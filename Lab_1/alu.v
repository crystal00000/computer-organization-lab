==> flow/design.v <==
`timescale 1ns/1ps
module alu(
           clk,            
           rst_n,          
           src1,           
           src2,           
           ALU_control,    
           result,         
           zero,           
           cout,           
           overflow        
           );
input           clk;
input           rst_n;
input signed [32-1:0] src1;
input signed [32-1:0] src2;
input   [4-1:0] ALU_control;
output [32-1:0] result;
output          zero;
output          cout;
output          overflow;
reg    [32-1:0] result;
reg             zero;
reg             cout;
reg             overflow;
wire [31:0] and_rst	= src1 & src2;  
wire [31:0] or_rst	= src1 | src2;
wire [32:0] add_rst	= src1 + src2;
wire signed [31:0] src2_2c = -src2;  
wire [32:0] sub_rst	= src1 + src2_2c;
wire [31:0] nor_rst = ~(or_rst);
wire slt_rst = src1 < src2;
always@( posedge clk or negedge rst_n )  
begin
	if(!rst_n) begin
		result <= 32'd0;
		zero <= 1'b0;
		cout <= 1'b0;
		overflow <= 1'b0;
	end
	else begin
		cout <= 1'b0;
		overflow <= 1'b0;
		case (ALU_control)
			4'b0000 : begin  
				result <= and_rst;
				zero <= (and_rst == 32'd0);
			end
			4'b0001 : begin  
				result <= or_rst;
				zero <= (or_rst == 32'd0);
			end
			4'b0010 : begin  
				result <= add_rst[31:0];
				zero <= (add_rst[31:0] == 32'd0);
				cout <= add_rst[32] ^ src1[31] ^ src2[31];
				overflow <= (add_rst[32] ^ add_rst[31]);
			end
			4'b0110 : begin  
				result <= sub_rst[31:0];
				zero <= (sub_rst[31:0] == 32'd0);
				cout <= sub_rst[32] ^ src1[31] ^ src2_2c[31];
				overflow <= (sub_rst[32] ^ sub_rst[31]);
			end
			4'b1100 : begin  
				result <= nor_rst;
				zero <= (nor_rst == 32'd0);
			end
			4'b0111 : begin  
				result <= slt_rst;
				zero <= (slt_rst == 1'b0);
			end
		endcase
	end
end
endmodule
# Tool chain data of alu
# What the tools print for alu, step after step.
# Line numbers count from 1 in the design file above.
# Not given: n/a
dict set report design {
  top {alu}
  clock_port {clk}
  lib {sky130hd}
  lib_corner {tt_025C_1v80}
}

# Word-level counts
# Source: Yosys, flattened and elaborated, memories not mapped. Widths are those after wreduce. Registers that Yosys merges into a memory's read port (data or address) are not register bits. Print and check cells do not count. Equal cells are merged and count once.
dict set report bits {
  output_inout_bits 35
  inputBits 70
  reg_bits 35
}
dict set report classes {
  bitwise 10
  reduce_logical 7
  compare 1
  eq_ne 5
  mux 4
  n_addsub 3
}
# op count
set ops {}
lappend ops {{32-bit parallel mux with 6-bit select} 1}
lappend ops {{32-bit logical NOT} 5}
lappend ops {{32-bit by 32-bit adder with 33-bit output} 2}
lappend ops {{32-bit < comparator} 1}
lappend ops {{32-bit AND} 1}
lappend ops {{32-bit bitwise OR} 1}
lappend ops {{32-bit negator} 1}
lappend ops {{32-bit NOT} 1}
lappend ops {{4-bit by 3-bit equality test with 1-bit output with constant B} 2}
lappend ops {{1-bit bitwise XOR} 6}
lappend ops {{6-bit nonzero test} 1}
lappend ops {{1-bit parallel mux with 6-bit select} 1}
lappend ops {{4-bit by 1-bit equality test with 1-bit output with constant B} 1}
lappend ops {{4-bit by 2-bit equality test with 1-bit output with constant B} 1}
lappend ops {{4-bit equality test with constant B} 1}
lappend ops {{4-bit logical NOT} 1}
lappend ops {{1-bit parallel mux with 2-bit select} 2}
lappend ops {{1-bit NOT} 1}

# Longest topological paths
# Longest topological path by Yosys (ltp), each cell counted once; first at word level (registers and memories cut), then after technology mapping (sequential cells cut; the memories' decode and read muxes count).
dict set report logic_depth {
  ltp_word 5
  ABC_AREA 0
  ltp_mapped 20
  depth_no_buf 20
}

# Netlist
# Source: synth_stat.txt of the flow (Yosys; design flattened, memories mapped). It holds for the ABC_AREA given above (unset counts as 0); a run with the other value may have another netlist.
# cell count type_area_um2
set types {}
lappend types {sky130_fd_sc_hd__ha_1 131 1.64E+03}
lappend types {sky130_fd_sc_hd__dfrtp_1 35 875.84}
lappend types {sky130_fd_sc_hd__a21oi_1 136 680.653}
lappend types {sky130_fd_sc_hd__xnor2_1 64 560.538}
lappend types {sky130_fd_sc_hd__o21ai_0 94 470.451}
lappend types {sky130_fd_sc_hd__nor2_1 114 427.91}
lappend types {sky130_fd_sc_hd__nand2_1 102 382.867}
lappend types {sky130_fd_sc_hd__inv_1 87 326.563}
lappend types {sky130_fd_sc_hd__nor4_1 35 218.96}
lappend types {sky130_fd_sc_hd__nand4_1 29 181.424}
lappend types {sky130_fd_sc_hd__o22ai_1 29 181.424}
lappend types {sky130_fd_sc_hd__xor2_1 20 175.168}
lappend types {sky130_fd_sc_hd__nor3_1 33 165.158}
lappend types {sky130_fd_sc_hd__a21o_1 21 157.651}
lappend types {sky130_fd_sc_hd__clkbuf_1 39 146.39}
lappend types {sky130_fd_sc_hd__nand3_1 24 120.115}
lappend types {sky130_fd_sc_hd__a211oi_1 15 112.608}
lappend types {sky130_fd_sc_hd__o21a_1 11 82.579}
# Not listed: further types 62, cells in them 187.
dict set report mapped {
  seqArea_um2 875.8
  mapped_area_um2 8384.3
  flip_flops 35
  stdcells 1206
}

# Timing after synthesis
# Path of least setup slack by OpenSTA after synthesis, without wires, with an ideal clock, recovery checks aside; 20% of the period is set as input and as output delay. Where synthesis merged equal registers, the netlist keeps one of their names.
dict set report synth_path {
  path_kind {in2reg}
  from {in src2[4]}
  to {reg zero}
  delay_ps 4104
  path_stages 19
  in_delay_ps 1486
  path_slack_ps 1840
  clock_period_ps 7430
  t_first_pin_ps 1486
  arrival_time_ps 5526
  synth_period_reached_ps 5590
}
# "delay_ps" is the arrival time less input delay plus setup time.
# "path_stages" counts driving pins, that of a launching flip-flop among them; a cell with two outputs on the path counts twice.
# "synth_period_reached_ps" = period - worst setup slack (recovery checks aside). The figure is calculated, with input and output delays left at 20% of the set period.
# The rows between start and end are the longest chain of elaborated cells between them; the timing report does not say that the signal goes this way. Where chains are equally long, one stands for them.
# A line is the first line of the expression or statement that the cell stems from. Yosys adds cells for indexed reads and writes and turns some case tables into memories.
# At most two assigning lines are given for a register; there are more.
dict set report synth_via {
  cell_sequence {sky130_fd_sc_hd__nor4_2 > sky130_fd_sc_hd__and4_1 > sky130_fd_sc_hd__nand2_2 > sky130_fd_sc_hd__or4_4 > sky130_fd_sc_hd__nor3_4 > sky130_fd_sc_hd__nand3_2 > sky130_fd_sc_hd__nor4_1 > sky130_fd_sc_hd__xnor2_1 > sky130_fd_sc_hd__ha_1 > sky130_fd_sc_hd__clkbuf_1 > sky130_fd_sc_hd__a21oi_1 > sky130_fd_sc_hd__o21ai_0 > sky130_fd_sc_hd__or2_2 > sky130_fd_sc_hd__a211oi_1 > sky130_fd_sc_hd__o21bai_1 > sky130_fd_sc_hd__xor2_1 > sky130_fd_sc_hd__or4_1 > sky130_fd_sc_hd__nor4b_1 > sky130_fd_sc_hd__or3_1}
  elab_chain_cells 4
}
# element line_no
set synth_lines {}
lappend synth_lines {{start, declared} 16} ;# input signed [32-1:0] src2;
lappend synth_lines {{32-bit negator} 29} ;# wire signed [31:0] src2_2c = -src2;
lappend synth_lines {{32-bit by 32-bit adder with 33-bit output} 30} ;# wire [32:0] sub_rst = src1 + src2_2c;
lappend synth_lines {{32-bit logical NOT} 61} ;# zero <= (sub_rst[31:0] == 32'd0);
lappend synth_lines {{1-bit parallel mux with 6-bit select} 44} ;# case (ALU_control)
lappend synth_lines {{end, assigned} 47} ;# zero <= (and_rst == 32'd0);
lappend synth_lines {{end, assigned} 51} ;# zero <= (or_rst == 32'd0);
lappend synth_lines {{end, declared} 19} ;# output          zero;

# Timing after layout
# From the final timing report of flow run 1: the path of least setup slack in the routed layout; clock arrival at registers is part of the times.
# The report prints the path's times to 10 ps; the period is as set.
dict set report layout_path {
  path_kind {in2reg}
  from {in src2[4]}
  to {reg zero}
  in_delay_ps 1220
  path_slack_ps 180
  t_first_pin_ps 1220
  arrival_time_ps 6130
  clock_period_ps 6080
  path_stages 19
}
# The rows between start and end are the longest chain of elaborated cells between them; the timing report does not say that the signal goes this way. Where chains are equally long, one stands for them.
# At most two assigning lines are given for a register; there are more.
dict set report layout_via {
  cell_sequence {sky130_fd_sc_hd__clkdlybuf4s50_1 > sky130_fd_sc_hd__nor4_2 > sky130_fd_sc_hd__and4_1 > sky130_fd_sc_hd__nand2_2 > sky130_fd_sc_hd__or4_4 > sky130_fd_sc_hd__nor4_1 > sky130_fd_sc_hd__xnor2_1 > sky130_fd_sc_hd__ha_1 > sky130_fd_sc_hd__and3_1 > sky130_fd_sc_hd__nand4_1 > sky130_fd_sc_hd__o31ai_1 > sky130_fd_sc_hd__buf_4 > sky130_fd_sc_hd__o311ai_2 > sky130_fd_sc_hd__a21oi_1 > sky130_fd_sc_hd__a21oi_1 > sky130_fd_sc_hd__xnor2_1 > sky130_fd_sc_hd__or4_1 > sky130_fd_sc_hd__nor4b_1 > sky130_fd_sc_hd__or3_1}
  elab_chain_cells 4
}
# element line_no
set layout_lines {}
lappend layout_lines {{start, declared} 16} ;# input signed [32-1:0] src2;
lappend layout_lines {{32-bit negator} 29} ;# wire signed [31:0] src2_2c = -src2;
lappend layout_lines {{32-bit by 32-bit adder with 33-bit output} 30} ;# wire [32:0] sub_rst = src1 + src2_2c;
lappend layout_lines {{32-bit logical NOT} 61} ;# zero <= (sub_rst[31:0] == 32'd0);
lappend layout_lines {{1-bit parallel mux with 6-bit select} 44} ;# case (ALU_control)
lappend layout_lines {{end, assigned} 47} ;# zero <= (and_rst == 32'd0);
lappend layout_lines {{end, assigned} 51} ;# zero <= (or_rst == 32'd0);
lappend layout_lines {{end, declared} 19} ;# output          zero;

# Below are 2 stored runs of the flow (Yosys, OpenROAD; platform sky130hd) on alu, each with its settings and what was measured, unordered. Constraints: input delay and output delay 20% of the set period each, output load 0.01 pF.
# By "fin_power_mw" is meant OpenSTA's value without simulated activity: inputs other than the clock are taken to toggle once in ten clock periods, and the tool carries that through the logic.
run="flow run 1" settings period_ns=6.08 SETUP_SLACK_MARGIN=-0.38 CAP_MARGIN=20 CORE_MARGIN=2 CORE_UTILIZATION=40 SLEW_MARGIN=20
run="flow run 1" results dieArea_um2=22135.5 timing.setup.tns_ps=0 fin_power_mw=1.567 post_synth_area_um2=8384.3 ws_hold_ps=462 setup_worst_slack_ps=177 stdcell_area_um2=9970.8
run="flow run 2" settings period_ns=4.15 CORE_UTILIZATION=28 SETUP_SLACK_MARGIN=-0.03 PLACE_DENSITY_LB_ADDON=0.27 CORE_MARGIN=7 CELL_PAD_IN_SITES_GLOBAL_PLACEMENT=3 TNS_END_PERCENT=35 GPL_ROUTABILITY_DRIVEN=1 SLEW_MARGIN=20 MAX_ROUTING_LAYER="met5" CAP_MARGIN=20
run="flow run 2" results dieArea_um2=34985.8 timing.setup.tns_ps=-4936 fin_power_mw=2.972 post_synth_area_um2=8384.3 ws_hold_ps=466 setup_worst_slack_ps=-760 stdcell_area_um2=13710.6
